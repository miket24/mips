==> flow/design.v <==
package mips_pkg;
parameter ADDRESS_32_W = 32;
parameter DATA_32_W = ADDRESS_32_W;
parameter INSTR_32_W  = 32;
parameter REG_ADDR_W = 5;
parameter INSTR_OPCODE_W = 6;
parameter FUNCT3_W = 3;
parameter FUNCT7_W = 7;
parameter U_IMM_W = 25;
parameter PC_CNT_ADDR_WIDTH = 1024 ;
parameter PC_CNT_ADDR_SIZE = $clog2(PC_CNT_ADDR_WIDTH);
parameter GPIO_BYTE = 8;
parameter CLK_DIV_NAT = 4; 
parameter CLK_DIV = $clog2(CLK_DIV_NAT) ;  
parameter STACK_UPPER   = 32'h7fffeffc;
parameter TEXT_LOWER    = 32'h00400000;
parameter DATA_LOWER    = 32'h10010000;
parameter MMIO_LOWER    = 32'hffff0000;
typedef logic [REG_ADDR_W - 1:0] t_register_addr; 
typedef logic [ADDRESS_32_W - 1:0] t_pc_addr;
typedef struct packed {
    logic [6:0] funct7;
    logic [2:0] funct3;
    logic [6:0] opcode;
} t_current_operation;
parameter INST_OPCODE_MSB       = 6;
parameter INST_RD_LSB           = INST_OPCODE_MSB + 1;                   
parameter INST_RD_MSB           = INST_RD_LSB + REG_ADDR_W - 1;          
parameter INST_FUNCT3_LSB       = INST_RD_MSB + 1;                       
parameter INST_FUNCT3_MSB       = INST_FUNCT3_LSB + FUNCT3_W - 1;        
parameter INST_RS1_LSB          = INST_FUNCT3_MSB + 1;                   
parameter INST_RS1_MSB          = INST_RS1_LSB + REG_ADDR_W - 1;         
parameter INST_RS2_LSB          = INST_RS1_MSB + 1;                      
parameter INST_RS2_MSB          = INST_RS2_LSB + REG_ADDR_W - 1;         
parameter INST_FUNCT7_LSB       = INST_RS2_MSB + 1;                      
parameter INST_FUNCT7_MSB       = INST_FUNCT7_LSB + FUNCT7_W - 1;             
typedef enum logic [3:0] {
    ALU_ADD,     
    ALU_SUB,     
    ALU_SLL,     
    ALU_SLT,     
    ALU_ABS,     
    ALU_XOR,     
    ALU_SRL,     
    ALU_SRA,     
    ALU_OR,      
    ALU_AND      
} t_alu_opcode;
	parameter ZERO        = 6'b0;
	parameter ADD 		= 6'b100000;
	parameter AND 		= 6'b100100;
	parameter MULT        = 6'b011000;
	parameter MULTU       = 6'b011001;
	parameter OR          = 6'b100101;
	parameter SLT	        = 6'b101010;
	parameter SUB	        = 6'b100010;
	parameter XOR         = 6'b100110;
	parameter ADDI		= 6'b001000;
	parameter ADDIU		= 6'b001001;
	parameter BEQ 		= 6'b000100;
	parameter LW          = 6'b100011;
	parameter SW          = 6'b101011;
	parameter JUMP		= 6'b000010;
	parameter ABS         = 6'b100001;
typedef enum logic [INSTR_OPCODE_W-1:0] {
    NEM_ZERO        = 6'b0,
    NEM_ADD 		= 6'b100000,
    NEM_AND 		= 6'b100100,
    NEM_MULT        = 6'b011000,
    NEM_MULTU       = 6'b011001,
    NEM_OR          = 6'b100101,
    NEM_SLT	        = 6'b101010,
    NEM_SUB	        = 6'b100010,
    NEM_XOR         = 6'b100110,
    NEM_ADDI		= 6'b001000,
    NEM_ADDIU		= 6'b001001,
    NEM_BEQ 		= 6'b000100,
    NEM_LW          = 6'b100011,
    NEM_SW          = 6'b101011,
    NEM_JUMP		= 6'b000010,
    NEM_ABS         = 6'b100001
} t_instr_pnmen;
typedef enum {
    OP_ADD, 
    OP_SUB, 
    OP_XOR, 
    OP_OR, 
    OP_AND, 
    OP_SLL, 
    OP_SRL, 
    OP_SRA, 
    OP_SLT, 
    OP_SLTU,
    OP_ADDI, 
    OP_XORI, 
    OP_ORI, 
    OP_ANDI, 
    OP_SLLI, 
    OP_SRLI, 
    OP_SRAI, 
    OP_SLTI,
    OP_SLTIU, 
    OP_LB, 
    OP_LH, 
    OP_LW, 
    OP_LBU, 
    OP_LHU, 
    OP_JALR, 
    OP_ECALL, 
    OP_EBREAK,
    OP_SB, 
    OP_SH, 
    OP_SW,
    OP_BEQ, 
    OP_BNE, 
    OP_BLT, 
    OP_BGE, 
    OP_BLTU, 
    OP_BGEU,
    OP_JAL,
    OP_LUI, 
    OP_AUIPC,
    OP_NA
} t_instr_nmemonic;
typedef enum logic[REG_ADDR_W-1:0] { 
    ZZERO    = 5'd0,
    RA      = 5'd1,
    SP      = 5'd2,
    GP      = 5'd3,
    TP      = 5'd4,
    T0      = 5'd5,
    T1      = 5'd6,
    T2      = 5'd7,
    S0      = 5'd8,
    S1      = 5'd9,
    A0      = 5'd10,
    A1      = 5'd11,
    A2      = 5'd12,
    A3      = 5'd13,
    A4      = 5'd14,
    A5      = 5'd15,
    A6      = 5'd16,
    A7      = 5'd17,
    S2      = 5'd18,
    S3      = 5'd19,
    S4      = 5'd20,
    S5      = 5'd21,
    S6      = 5'd22,
    S7      = 5'd23,
    S8      = 5'd24,
    S9      = 5'd25,
    S10     = 5'd26,
    S11     = 5'd27,
    T3      = 5'd28,
    T4      = 5'd29,
    T5      = 5'd30,
    T6      = 5'd31
} t_instr_register;
parameter DATA_MAPPING_STACK_DIV = 512 / 2;
parameter MEM_MAP_STACK_UPPER_LIMIT = STACK_UPPER;                                      
parameter MEM_MAP_STACK_LOWER_LIMIT = MEM_MAP_STACK_UPPER_LIMIT - DATA_MAPPING_STACK_DIV;        
parameter MEM_MAP_DATA_LOWER_LIMIT = DATA_LOWER;
parameter MEM_MAP_DATA_UPPER_LIMIT = MEM_MAP_DATA_LOWER_LIMIT + DATA_MAPPING_STACK_DIV - 1;     
parameter MEM_MAP_TEXT_LOWER_LIMIT = TEXT_LOWER;
parameter MEM_MAP_TEXT_UPPER_LIMIT = MEM_MAP_TEXT_LOWER_LIMIT + 1024;
parameter MEM_MAP_MMIO_UPPER_LIMIT = MMIO_LOWER + 64;
parameter MEM_MAP_MMIO_LOWER_LIMIT = MMIO_LOWER;
endpackage
import mips_pkg::*;
module DataMemory #(
    parameter DATA_MEM_DEPTH = 16
)(
    input logic clk,
    input logic rst,
    input [$clog2(512) - 1:0] Address,      
    input logic MemWrite,               
    input logic [DATA_32_W - 1:0] WriteData,
    output logic [DATA_32_W - 1:0] ReadData
);
parameter DATA_BYTES = DATA_32_W/8;
logic [DATA_MEM_DEPTH - 1:0][DATA_32_W - 1:0] data_mem;
logic [DATA_MEM_DEPTH - 1:0][DATA_32_W - 1:0] data_mem_ff;
logic [$clog2(DATA_32_W) - 1:0] Address_allign;
logic error_addr;
assign Address_allign = Address >> 2;
assign error_addr = |(Address_allign % 4);
genvar depth;
generate
    for (depth = 0; depth < DATA_MEM_DEPTH; depth++) begin : g_data_mem 
        assign data_mem[depth] = (MemWrite & (depth == Address_allign))? WriteData : data_mem_ff[depth];
        always_ff @(posedge clk)					
		begin																
          if (rst) data_mem_ff[depth] <= '0 ;										
			else data_mem_ff[depth] <= data_mem[depth] ;												
		end  
    end
endgenerate
assign ReadData = (Address_allign < DATA_MEM_DEPTH) ? data_mem_ff[Address_allign] : 'b0;
endmodule
# --- Tool chain data of DataMemory ---
# The steps from the RTL of DataMemory to its reports follow in flow order.
# Line numbers count from 1 in the design file above.
# Cell names lack the library's common part.
inputs:
  design: "DataMemory"
  clock_port: "clk"
  lib: "sky130hd"
  pvt_corner: "tt_025C_1v80"

# --- Word-level counts ---
# Counts by Yosys on the flattened word-level netlist (proc, flatten, opt, wreduce; memories kept). Register bits leave out memories and registers merged into their read ports (data or address); mux counts leave out enables and synchronous resets folded into registers. Print and check cells are left out. Cells with the same type and inputs are merged into one.
op_classes:
  n_mux: 1
  reduce_and_logical: 1
  n_logic: 16
  shifts: 1
  n_cmp: 1
  n_eq: 15
op_table:
  columns: ["operator", "n"]
  rows:
  - ["variable part select 512 x 11 -> 32 bit", 1]
  - ["equality test 4 x 5 -> 1 bit with constant A", 8]
  - ["2-to-1 mux 32 bit", 1]
  - ["equality test 3 x 5 -> 1 bit with constant A", 4]
  - ["AND 1 bit", 16]
  - ["equality test 2 x 5 -> 1 bit with constant A", 2]
  - ["equality test 1 x 5 -> 1 bit with constant A", 1]
  - ["less-than comparator 5 bit with constant B", 1]
  - ["logical NOT 5 bit", 1]
bits:
  word_cells: 51
  output_inout_bits: 32
  ff_bits: 512
  input_bits: 44

# --- Logic depth ---
# Longest topological path by Yosys (ltp), each cell counted once; first at word level (registers and memories cut), then after technology mapping (sequential cells cut; the memories' decode and read muxes count).
logic_depth:
  ltp_word: 2
  abc_area: 0
  ltp_mapped: 7
  mapped_depth_nobuf: 3

# --- Synthesis result ---
# Yosys stat after the flow's synthesis: flattened, memories mapped to cells. It holds for the ABC_AREA given above (unset counts as 0); a run with the other value may have another netlist.
mapped:
  sequential_area_mm2: 0.0102498
  flip_flops: 512
  mapped_cells: 2793
  buf_cells: 402
  synth_area_mm2: 0.023669
types:
  columns: ["cell_type", "n", "type_area_um2"]
  rows:
  - ["dfxtp_1", 512, 1.02E+04]
  - ["a21oi_1", 512, 2.56E+03]
  - ["nand3_1", 512, 2.56E+03]
  - ["o21ai_0", 471, 2.36E+03]
  - ["mux4_2", 64, 1.44E+03]
  - ["clkbuf_1", 261, 979.69]
  - ["mux2_2", 64, 720.691]
  - ["mux2i_1", 64, 640.614]
  - ["buf_2", 83, 415.398]
  - ["a22o_1", 32, 280.269]
  - ["a22oi_1", 32, 240.23]
  - ["o31ai_1", 32, 240.23]
  - ["buf_4", 30, 225.216]
  - ["o21ai_1", 40, 200.192]
  - ["o22ai_1", 32, 200.192]
  - ["buf_6", 8, 90.086]
  - ["buf_1", 20, 75.072]
  - ["and4bb_2", 2, 25.024]
# Other cell types: 15; their cells: 22.

# --- Path before layout ---
# Path of least setup slack by OpenSTA after synthesis, without wires, with an ideal clock, recovery checks aside; 20% of the period is set as input and as output delay. Where synthesis merged equal registers, the netlist keeps one of their names.
synth_timing:
  path_type: "input port to output port"
  from: "input Address[3]"
  to: "output ReadData[21]"
  driving_pins: 6
  output_delay_ns: 0.530
  tclk_ns: 2.65
  path_delay_ns: 1.259
  n_path_buf: 3
  t_first_pin_ns: 0.530
  arrival_time_ns: 1.789
  required_time_ns: 2.120
  in_delay_ns: 0.530
  setup_slack_ns: 0.331
  synth_period_reached_ns: 2.319
# "path_delay_ns" = arrival - input delay + setup time.
# A path that ends at an output port has no setup time.
# "driving_pins": output pins that drive a net of the path, with the launching flip-flop's if there is one; two outputs of one cell count as two.
# "synth_period_reached_ns" = period - worst setup slack (recovery checks aside). The figure is calculated, with input and output delays left at 20% of the set period.
# Between the ends stands the longest chain of elaborated cells between them, by number of cells; it is not shown to be the way that was timed. Of several equally long chains one is given.
# A line is the first line of the expression or statement that the cell stems from. Yosys adds cells for indexed reads and writes and turns some case tables into memories.
synth_between:
  path_cell_list: "buf_4 buf_4 clkbuf_1 mux4_2 a22oi_1 o31ai_1"
  elab_chain_len: 2
  cone_cells: 3
  lines_between: 1
  classes_between: "compare (1); shift (1); mux (1)"
synth_lines:
  columns: ["element", "line", "text"]
  rows:
  - ["start, declared", 175, "input [$clog2(512) - 1:0] Address,"]
  - ["less-than comparator 5 bit", 198, "assign ReadData = (Address_allign < DATA_MEM_DEPTH) ? data_mem_ff[Address_allign] : 'b0;"]
  - ["2-to-1 mux 32 bit", 198, null]
  - ["end, declared", 178, "output logic [DATA_32_W - 1:0] ReadData"]

# --- Timing after layout ---
# From the final timing report of stored run 1: the path of least setup slack in the routed layout; clock arrival at registers is part of the times.
layout_timing:
  path_type: "flip-flop to output port"
  from: "register data_mem_ff"
  to: "output ReadData[19]"
  t_first_pin_ns: 0.60
  tclk_ns: 1.67
  output_delay_ns: 0.33
  setup_slack_ns: -0.72
  n_path_buf: 1
  arrival_time_ns: 2.06
  required_time_ns: 1.34
  driving_pins: 5
# Where an end lacks its bit number, it is one bit of the signal, or one of the new flip-flops if synthesis recoded a state register.
# Between the ends stands the longest chain of elaborated cells between them, by number of cells; it is not shown to be the way that was timed. Of several equally long chains one is given.
layout_between:
  path_cell_list: "dfxtp_2 mux4_2 a22oi_2 o31ai_4 buf_2"
  elab_chain_len: 2
  cone_cells: 2
  lines_between: 1
  classes_between: "shift (1); mux (1)"
layout_lines:
  columns: ["element", "line", "text"]
  rows:
  - ["start, declared", 182, "logic [DATA_MEM_DEPTH - 1:0][DATA_32_W - 1:0] data_mem_ff;"]
  - ["start, assigned", 193, "if (rst) data_mem_ff[depth] <= '0 ;"]
  - ["start, assigned", 194, "else data_mem_ff[depth] <= data_mem[depth] ;"]
  - ["variable part select 512 x 11 -> 32 bit", 198, "assign ReadData = (Address_allign < DATA_MEM_DEPTH) ? data_mem_ff[Address_allign] : 'b0;"]
  - ["2-to-1 mux 32 bit", 198, null]
  - ["end, declared", 178, "output logic [DATA_32_W - 1:0] ReadData"]

# DataMemory through Yosys and OpenROAD on sky130hd: 2 stored runs, unordered, with their settings and measured results. The constraints put input and output delay at 20% of the set period each and load the outputs with 0.01 pF.
# "timing.achieved_period_ns" means the clock period less the worst setup slack. The figure is calculated, with input and output delays left at 20% of the set period.
# "worstPathTime_ns" = time allowed to the worst setup path (clock period - input delay - output delay, where it has them) - its slack; a late launch clock adds to it, a late capture clock takes from it.
# "design_power_uw" is the tool's figure for a default switching activity; nothing was simulated.
runs:
  - name: "stored run 1"
    settings:
      period_ns: 1.67
      CORE_UTILIZATION: 24
      PLACE_DENSITY_LB_ADDON: 0.29
      CORE_MARGIN: 8
      TNS_END_PERCENT: 30
      ABC_AREA: 0
      CAP_MARGIN: 15
      MIN_ROUTING_LAYER: "met1"
      MAX_ROUTING_LAYER: "met5"
      SLEW_MARGIN: 20
    results:
      synth_area_mm2: 0.023669
      die_mm2: 0.108926
      tns_setup_ns: -19.303
      final_util_pct: 31.2
      worstPathTime_ns: 2.06
      timing.worst_path_kind: "flip-flop to output port"
      design_power_uw: 28567
      timing.achieved_period_ns: 2.394
      finalCellArea_mm2: 0.0306531
      final_hold_ws_ns: 0.462
      ws_setup_ns: -0.724
  - name: "stored run 2"
    settings:
      period_ns: 1.43
      CORE_UTILIZATION: 25
      SETUP_SLACK_MARGIN: 0.28
      PLACE_DENSITY_LB_ADDON: 0.16
      CELL_PAD_IN_SITES_DETAIL_PLACEMENT: 0
      TNS_END_PERCENT: 85
      ABC_AREA: 1
      CTS_CLUSTER_SIZE: 44
      CAP_MARGIN: 25
      MAX_ROUTING_LAYER: "met5"
      CORE_MARGIN: 2
      SLEW_MARGIN: 20
    results:
      synth_area_mm2: 0.0242808
      die_mm2: 0.0996318
      tns_setup_ns: -41.553
      final_util_pct: 37.9
      worstPathTime_ns: 1.90
      timing.worst_path_kind: "flip-flop to output port"
      design_power_uw: 34190
      timing.achieved_period_ns: 2.186
      finalCellArea_mm2: 0.0365651
      final_hold_ws_ns: 0.127
      ws_setup_ns: -0.756
